==> flow/design.v <==
module tpumac
 #(parameter BITS_AB=8,
   parameter BITS_C=16)
  (
   input clk, rst_n, WrEn, en,
   input signed [BITS_AB-1:0] Ain,
   input signed [BITS_AB-1:0] Bin,
   input signed [BITS_C-1:0] Cin,
   output reg signed [BITS_AB-1:0] Aout,
   output reg signed [BITS_AB-1:0] Bout,
   output reg signed [BITS_C-1:0] Cout
  );
   logic signed [BITS_C -1:0] mult_out;
   logic signed [BITS_C -1:0] add_out;
   logic signed [BITS_C -1:0] mux_out;
   assign mult_out = Ain * Bin;
   assign add_out = mult_out + Cout;
   assign mux_out = WrEn ? Cin : add_out;
   always_ff @(posedge clk, negedge rst_n) begin
      if(~rst_n) begin
	  Aout <= 0;
      end else if (en) begin
	  Aout <= Ain;
      end
   end
   always_ff @(posedge clk, negedge rst_n) begin
      if(~rst_n) begin
	  Bout <= 0;
      end else if (en) begin
	  Bout <= Bin;
      end
   end
   always_ff @(posedge clk, negedge rst_n) begin
      if(~rst_n) begin
	  Cout <= 0;
      end else if (en | WrEn) begin
	  Cout <= mux_out;
      end
   end
endmodule
Reports on tpumac
The steps from the RTL of tpumac to its reports follow in flow order.
Line numbers count from 1 in the design file above.
Operators: Yosys type, input widths -> output width; for muxes data width and select width s.
Library cell names are shortened.
{"block": "setup", "design": "tpumac", "clock": "clk", "lib": "sky130hd", "pvt_corner": "tt_025C_1v80"}

Word level
Source: Yosys, flattened and elaborated, memories not mapped. Widths are those after wreduce; folded enables and synchronous resets count as part of the registers. Registers that Yosys merges into a memory's read port (data or address) are not register bits. Print and check cells do not count. Equal cells are merged and count once.
{"block": "word_totals", "ff_bits": 32, "word_cells": 7, "inputBits": 36, "output_inout_bits": 32}
{"block": "classes", "logic": 1, "add_sub_neg": 1, "muxes": 1, "multipliers": 1}
{"block": "ops", "cell": "$mul 8x8->16", "count": 1}
{"block": "ops", "cell": "$add 16x16->16", "count": 1}
{"block": "ops", "cell": "$mux 16", "count": 1}
{"block": "ops", "cell": "$or 1x1->1", "count": 1}

Depth
Yosys ltp: most cells in a row. Word level: on the elaborated netlist, between registers, memories and ports. Mapped: between sequential cells and ports; inverters and the memories' decode and read muxes count.
{"block": "depth", "depth_word": 3, "abc_area": 0, "mapped_depth": 18}

Netlist
The flow's flattened synthesis, as Yosys stat reports it; memories are mapped. The netlist is that of the ABC_AREA named above (0 if unset); the other value can give another one.
Totals and module areas in this step are rounded.
{"block": "mapped", "seq_area_um2": 801, "ffs": 32, "n_buf": 11, "area_um2": 4170, "mapped_cells": 402}
{"block": "types", "cell_type": "fa_1", "count": 71, "area_total_um2": 1.42E+03}
{"block": "types", "cell_type": "dfrtp_1", "count": 32, "area_total_um2": 800.768}
{"block": "types", "cell_type": "ha_1", "count": 37, "area_total_um2": 462.944}
{"block": "types", "cell_type": "inv_1", "count": 71, "area_total_um2": 266.506}
{"block": "types", "cell_type": "and2_1", "count": 32, "area_total_um2": 200.192}
{"block": "types", "cell_type": "mux2_2", "count": 16, "area_total_um2": 180.173}
{"block": "types", "cell_type": "xnor2_1", "count": 19, "area_total_um2": 166.41}
{"block": "types", "cell_type": "nand2_1", "count": 38, "area_total_um2": 142.637}
{"block": "types", "cell_type": "mux2i_1", "count": 12, "area_total_um2": 120.115}
{"block": "types", "cell_type": "o21ai_0", "count": 16, "area_total_um2": 80.077}
{"block": "types", "cell_type": "nor2_1", "count": 12, "area_total_um2": 45.043}
{"block": "types", "cell_type": "a21oi_1", "count": 7, "area_total_um2": 35.034}
{"block": "types", "cell_type": "clkbuf_1", "count": 9, "area_total_um2": 33.782}
{"block": "types", "cell_type": "a21o_1", "count": 4, "area_total_um2": 30.029}
{"block": "types", "cell_type": "o21bai_1", "count": 3, "area_total_um2": 22.522}
{"block": "types", "cell_type": "a22oi_1", "count": 2, "area_total_um2": 15.014}
{"block": "types", "cell_type": "o211ai_1", "count": 2, "area_total_um2": 15.014}
{"block": "types", "cell_type": "a31oi_1", "count": 2, "area_total_um2": 12.512}
Other cell types: 13; their cells: 17.

Timing after synthesis
Path of least setup slack by OpenSTA after synthesis, without wires, with an ideal clock, recovery checks aside; 20% of the period is set as input and as output delay. Where synthesis merged equal registers, the netlist keeps one of their names.
{"block": "synth_path", "path_kind": "input port to flip-flop", "from": "input Bin[0]", "to": "register Cout[14]", "setup_slack_ps": 153, "required_ps": 5657, "period_ps": 5780, "path_stages": 15, "t_first_pin_ps": 1156, "t_arrival_ps": 5504, "path_delay_ps": 4471, "n_path_buf": 1, "synth_period_reached_ps": 5627}
"path_delay_ps" = arrival - input delay + setup time.
"path_stages" counts driving pins, that of a launching flip-flop among them; a cell with two outputs on the path counts twice.
"synth_period_reached_ps" = period - worst setup slack (recovery checks aside). The figure is calculated, with input and output delays left at 20% of the set period.
The rows between start and end are the longest chain of elaborated cells between them; the timing report does not say that the signal goes this way. Where chains are equally long, one stands for them.
A line is the first line of the expression or statement that the cell stems from. Yosys adds cells for indexed reads and writes and turns some case tables into memories.
{"block": "synth_via", "cell_sequence": "clkbuf_1 and2_1 inv_1 fa_1 inv_1 fa_1 fa_1 fa_1 fa_1 ha_1 a21oi_2 o211ai_2 a31oi_1 xnor2_1 o221a_1", "elab_chain_len": 3, "cells_between": 3}
{"block": "synth_rtl", "item": "start, declared", "line_no": 7, "text": "input signed [BITS_AB-1:0] Bin,"}
{"block": "synth_rtl", "item": "$mul 8x8->16", "line_no": 16, "text": "assign mult_out = Ain * Bin;"}
{"block": "synth_rtl", "item": "$add 16x16->16", "line_no": 17, "text": "assign add_out = mult_out + Cout;"}
{"block": "synth_rtl", "item": "$mux 16", "line_no": 18, "text": "assign mux_out = WrEn ? Cin : add_out;"}
{"block": "synth_rtl", "item": "end, assigned", "line_no": 35, "text": "Cout <= 0;"}
{"block": "synth_rtl", "item": "end, assigned", "line_no": 37, "text": "Cout <= mux_out;"}
{"block": "synth_rtl", "item": "end, declared", "line_no": 11, "text": "output reg signed [BITS_C-1:0] Cout"}

Path in the finished layout
From the final timing report of job 1: the path of least setup slack in the routed layout; clock arrival at registers is part of the times.
The path's times are printed in steps of 10 ps; the period is the one set.
{"block": "layout_path", "path_kind": "input port to flip-flop", "from": "input Bin[4]", "to": "register Cout[10]", "t_arrival_ps": 6780, "required_ps": 9730, "n_path_buf": 1, "setup_slack_ps": 2950, "t_first_pin_ps": 1910, "path_stages": 16, "period_ps": 9560}
The rows between start and end are the longest chain of elaborated cells between them; the timing report does not say that the signal goes this way. Where chains are equally long, one stands for them.
{"block": "layout_via", "cell_sequence": "clkdlybuf4s50_1 and2_1 fa_1 fa_1 inv_1 fa_1 inv_1 fa_1 ha_1 ha_1 a21o_1 a21oi_2 o21bai_1 a21oi_1 mux2i_1 a221o_1", "elab_chain_len": 3, "cells_between": 3}
{"block": "layout_rtl", "item": "start, declared", "line_no": 7, "text": "input signed [BITS_AB-1:0] Bin,"}
{"block": "layout_rtl", "item": "$mul 8x8->16", "line_no": 16, "text": "assign mult_out = Ain * Bin;"}
{"block": "layout_rtl", "item": "$add 16x16->16", "line_no": 17, "text": "assign add_out = mult_out + Cout;"}
{"block": "layout_rtl", "item": "$mux 16", "line_no": 18, "text": "assign mux_out = WrEn ? Cin : add_out;"}
{"block": "layout_rtl", "item": "end, assigned", "line_no": 35, "text": "Cout <= 0;"}
{"block": "layout_rtl", "item": "end, assigned", "line_no": 37, "text": "Cout <= mux_out;"}
{"block": "layout_rtl", "item": "end, declared", "line_no": 11, "text": "output reg signed [BITS_C-1:0] Cout"}

Add stored flow runs of tpumac

tpumac through Yosys and OpenROAD on sky130hd: 2 stored runs, unordered, with their settings and measured results. The constraints put input and output delay at 20% of the set period each and load the outputs with 0.01 pF.
"achieved_clock_period_ps" is the run's clock period less its worst setup slack. It is reckoned from that one timing run; input and output delays stay at 20% of the period that was set.
"worst_path_ps" is the time allowed to the run's worst setup path (the clock period less input and output delay, where it has them) less its slack. Clock arrival times count: a late capture clock shortens it, a late launch clock lengthens it.
"worst_path_ps" is given in steps of 10 ps.
Values from the reports are rounded here.

{"run": "job 1", "settings": { "period_ns": 9.56, "CORE_UTILIZATION": 31, "SETUP_SLACK_MARGIN": 2.73, "PLACE_DENSITY_LB_ADDON": 0.25, "HOLD_SLACK_MARGIN": 0.25, "CORE_ASPECT_RATIO": 0.58, "TNS_END_PERCENT": 40, "GPL_TIMING_DRIVEN": 0, "GPL_ROUTABILITY_DRIVEN": 1, "CAP_MARGIN": 5, "MIN_ROUTING_LAYER": "met2", "CORE_MARGIN": 2, "SLEW_MARGIN": 20 }, "results": { "synth_chip_area_um2": 4170, "design.die.area_um2": 14400, "final_cell_area_um2": 5200, "finish.utilization_pct": 39.4, "worstSetupSlack_ps": 2950, "tns_ps": 0, "timing.hold.ws_ps": 504, "achieved_clock_period_ps": 6606, "worst_path_ps": 4690, "path_kind": "input port to flip-flop" }}
{"run": "job 2", "settings": { "period_ns": 6.65, "SETUP_SLACK_MARGIN": 0.41, "CAP_MARGIN": 20, "CORE_MARGIN": 2, "CORE_UTILIZATION": 40, "SLEW_MARGIN": 20 }, "results": { "synth_chip_area_um2": 4170, "design.die.area_um2": 11300, "final_cell_area_um2": 5100, "finish.utilization_pct": 49.9, "worstSetupSlack_ps": 718, "tns_ps": 0, "timing.hold.ws_ps": 505, "achieved_clock_period_ps": 5932, "worst_path_ps": 4600, "path_kind": "input port to flip-flop" }}
