==> flow/design.v <==
module fifo
  #(
  parameter DEPTH=8,
  parameter BITS=64
  )
  (
  input clk,rst_n,en,
  input [BITS-1:0] d,
  output logic [BITS-1:0] q
  );
  logic [(DEPTH*BITS) - 1:0] buffer;
  always_ff @ (posedge clk, negedge rst_n) begin
  	if (~rst_n) begin
		buffer <= 0;
	end else if (en) begin
		buffer <= buffer << BITS;
		buffer[BITS-1:0] <= d;
	end
  end		
  assign q = buffer[(BITS*DEPTH) -1 : (BITS*(DEPTH-1))];
endmodule  
# ---- Tool chain data of fifo
# Tool output for the design above, in the order of the flow.
# Line numbers count from 1 in the design file above.
# Operators: Yosys type, input widths -> output width; for muxes data width and select width s.
# Cell names lack the library's common part.
# A cell with - has no value.
dict set report design {
  top_module {fifo}
  clock {clk}
  lib {sky130hd}
  corner {tt_025C_1v80}
}

# ---- Word level
# Yosys after proc, flatten, opt, wreduce and memory -nomap, before mapping. Enables and synchronous resets that opt folds into registers are not counted as muxes. Memory bits, and registers merged into a memory's read port (data or address), are not among the register bits. Print and check cells are not counted. Equal cells are merged and count once.
dict set report bits {
  regBits 512
  inputBits 67
  output_inout_bits 64
}

# ---- Depth
# Depth = most cells in a row (Yosys ltp): at word level without a register or memory, in the mapped netlist without a sequential cell, where the memories' decode and read muxes count.
dict set report logic_depth {
  ltp_word 0
  ABC_AREA 0
  depth_mapped 4
  mapped_depth_nobuf 1
}

# ---- Mapped cells and area
# Source: synth_stat.txt of the flow (Yosys; design flattened, memories mapped). It holds for the ABC_AREA given above (unset counts as 0); a run with the other value may have another netlist.
# Totals and module areas in this step are rounded.
# cell count
set by_type {}
lappend by_type {dfrtp_1 512}
lappend by_type {mux2_2 512}
lappend by_type {buf_6 46}
lappend by_type {buf_4 64}
lappend by_type {clkbuf_8 8}
lappend by_type {buf_2 3}
dict set report synth_totals {
  mapped_cells 1145
  mapped_area_mm2 0.0197
  seqArea_mm2 0.0128
  ff_cells 512
  buf_cells 121
}

# ---- Timing after synthesis
# OpenSTA on the mapped netlist: ideal clock, no wires. The path of least setup slack (recovery checks aside). Input and output delay are each 20% of the period. Register names are those of the netlist, which keeps one name where synthesis merged equal registers.
dict set report synth_timing {
  path_kind {input-to-reg}
  start {input port en}
  end {register buffer[100]}
  period_ns 1.28
  in_delay_ns 0.256
  arrival_time_ns 1.004
  required_ns 1.155
  slack_ns 0.151
  delay_ns 0.873
  stages 4
  period_less_setup_slack_ns 1.129
}
# "delay_ns" is the arrival time less input delay plus setup time.
# "stages" counts driving pins, that of a launching flip-flop among them; a cell with two outputs on the path counts twice.
# "period_less_setup_slack_ns" = period - worst setup slack (recovery checks aside). The figure is calculated, with input and output delays left at 20% of the set period.
dict set report synth_between {
  cell_sequence {buf_6 buf_6 clkbuf_8 mux2_2}
  elab_chain_cells 0
  cone_cells 0
}
# element line
set synth_lines {}
lappend synth_lines {{start, declared} 7} ;# input clk,rst_n,en,
lappend synth_lines {{end, assigned} 14} ;# buffer <= 0;
lappend synth_lines {{end, assigned} 16} ;# buffer <= buffer << BITS;
lappend synth_lines {{end, declared} 11} ;# logic [(DEPTH*BITS) - 1:0] buffer;

# ---- Timing after layout
# Path of least setup slack in the final report of run 1 (OpenROAD, finished layout, wires in). Where an end is a register, its clock arrival counts in the times.
dict set report layout_timing {
  path_kind {reg-to-output}
  start {register buffer[471]}
  end {output port q[23]}
  period_ns 1.85
  arrival_time_ns 1.23
  required_ns 1.48
  slack_ns 0.25
  stages 2
}
dict set report layout_between {
  cell_sequence {dfrtp_1 dlygate4sd2_1}
  elab_chain_cells 0
  cone_cells 0
}
# element line
set layout_lines {}
lappend layout_lines {{start, declared} 11} ;# logic [(DEPTH*BITS) - 1:0] buffer;
lappend layout_lines {{start, assigned} 14} ;# buffer <= 0;
lappend layout_lines {{start, assigned} 16} ;# buffer <= buffer << BITS;
lappend layout_lines {{end, declared} 9} ;# output logic [BITS-1:0] q

# Flow measurements of fifo on sky130hd: 2 stored runs with different settings, listed in no order. Input and output delays are each 20% of the period that was set; the output load is 0.01 pF.
# "achieved_period_ns" means the clock period less the worst setup slack. The figure is calculated, with input and output delays left at 20% of the set period.
# "worst_path_allowed_less_slack_ns": the worst setup path's part of the clock period (all of it between registers, 20% less for each end at a port) less its slack. A launch clock that arrives late makes it longer, a capture clock that arrives late makes it shorter.
# "power_total_uw": no workload was simulated; the value follows from the tool's default switching activity.
# The measured numbers are rounded.
run="run 1" settings period_ns=1.85 CORE_UTILIZATION=42 SETUP_SLACK_MARGIN=0.2 PLACE_DENSITY_LB_ADDON=0.26 CORE_ASPECT_RATIO=1.05 CORE_MARGIN=8 TNS_END_PERCENT=25 GPL_ROUTABILITY_DRIVEN=1 CTS_CLUSTER_SIZE=27 CTS_CLUSTER_DIAMETER=122 SLEW_MARGIN=15 MIN_ROUTING_LAYER="met2" CAP_MARGIN=20
run="run 1" results worst_hold_slack_ns=0.218 ys_area_mm2=0.0197 timing.setup.ws_ns=0.245 dieArea_mm2=0.0541 fin_util_pct=47.1 power_total_uw=26200 achieved_period_ns=1.605 tns_ns=0.000 worst_path_allowed_less_slack_ns=1.23 critical_path_type="reg-to-output" cell_area_final_mm2=0.0219
run="run 2" settings period_ns=1.11 CORE_UTILIZATION=19 PLACE_DENSITY_LB_ADDON=0.23 CELL_PAD_IN_SITES_GLOBAL_PLACEMENT=3 CELL_PAD_IN_SITES_DETAIL_PLACEMENT=1 CTS_CLUSTER_DIAMETER=392 CAP_MARGIN=35 CORE_MARGIN=2 SLEW_MARGIN=20
run="run 2" results worst_hold_slack_ns=0.155 ys_area_mm2=0.0197 timing.setup.ws_ns=-0.288 dieArea_mm2=0.106 fin_util_pct=24.2 power_total_uw=57500 achieved_period_ns=1.398 tns_ns=-15.1 worst_path_allowed_less_slack_ns=1.18 critical_path_type="reg-to-output" cell_area_final_mm2=0.025
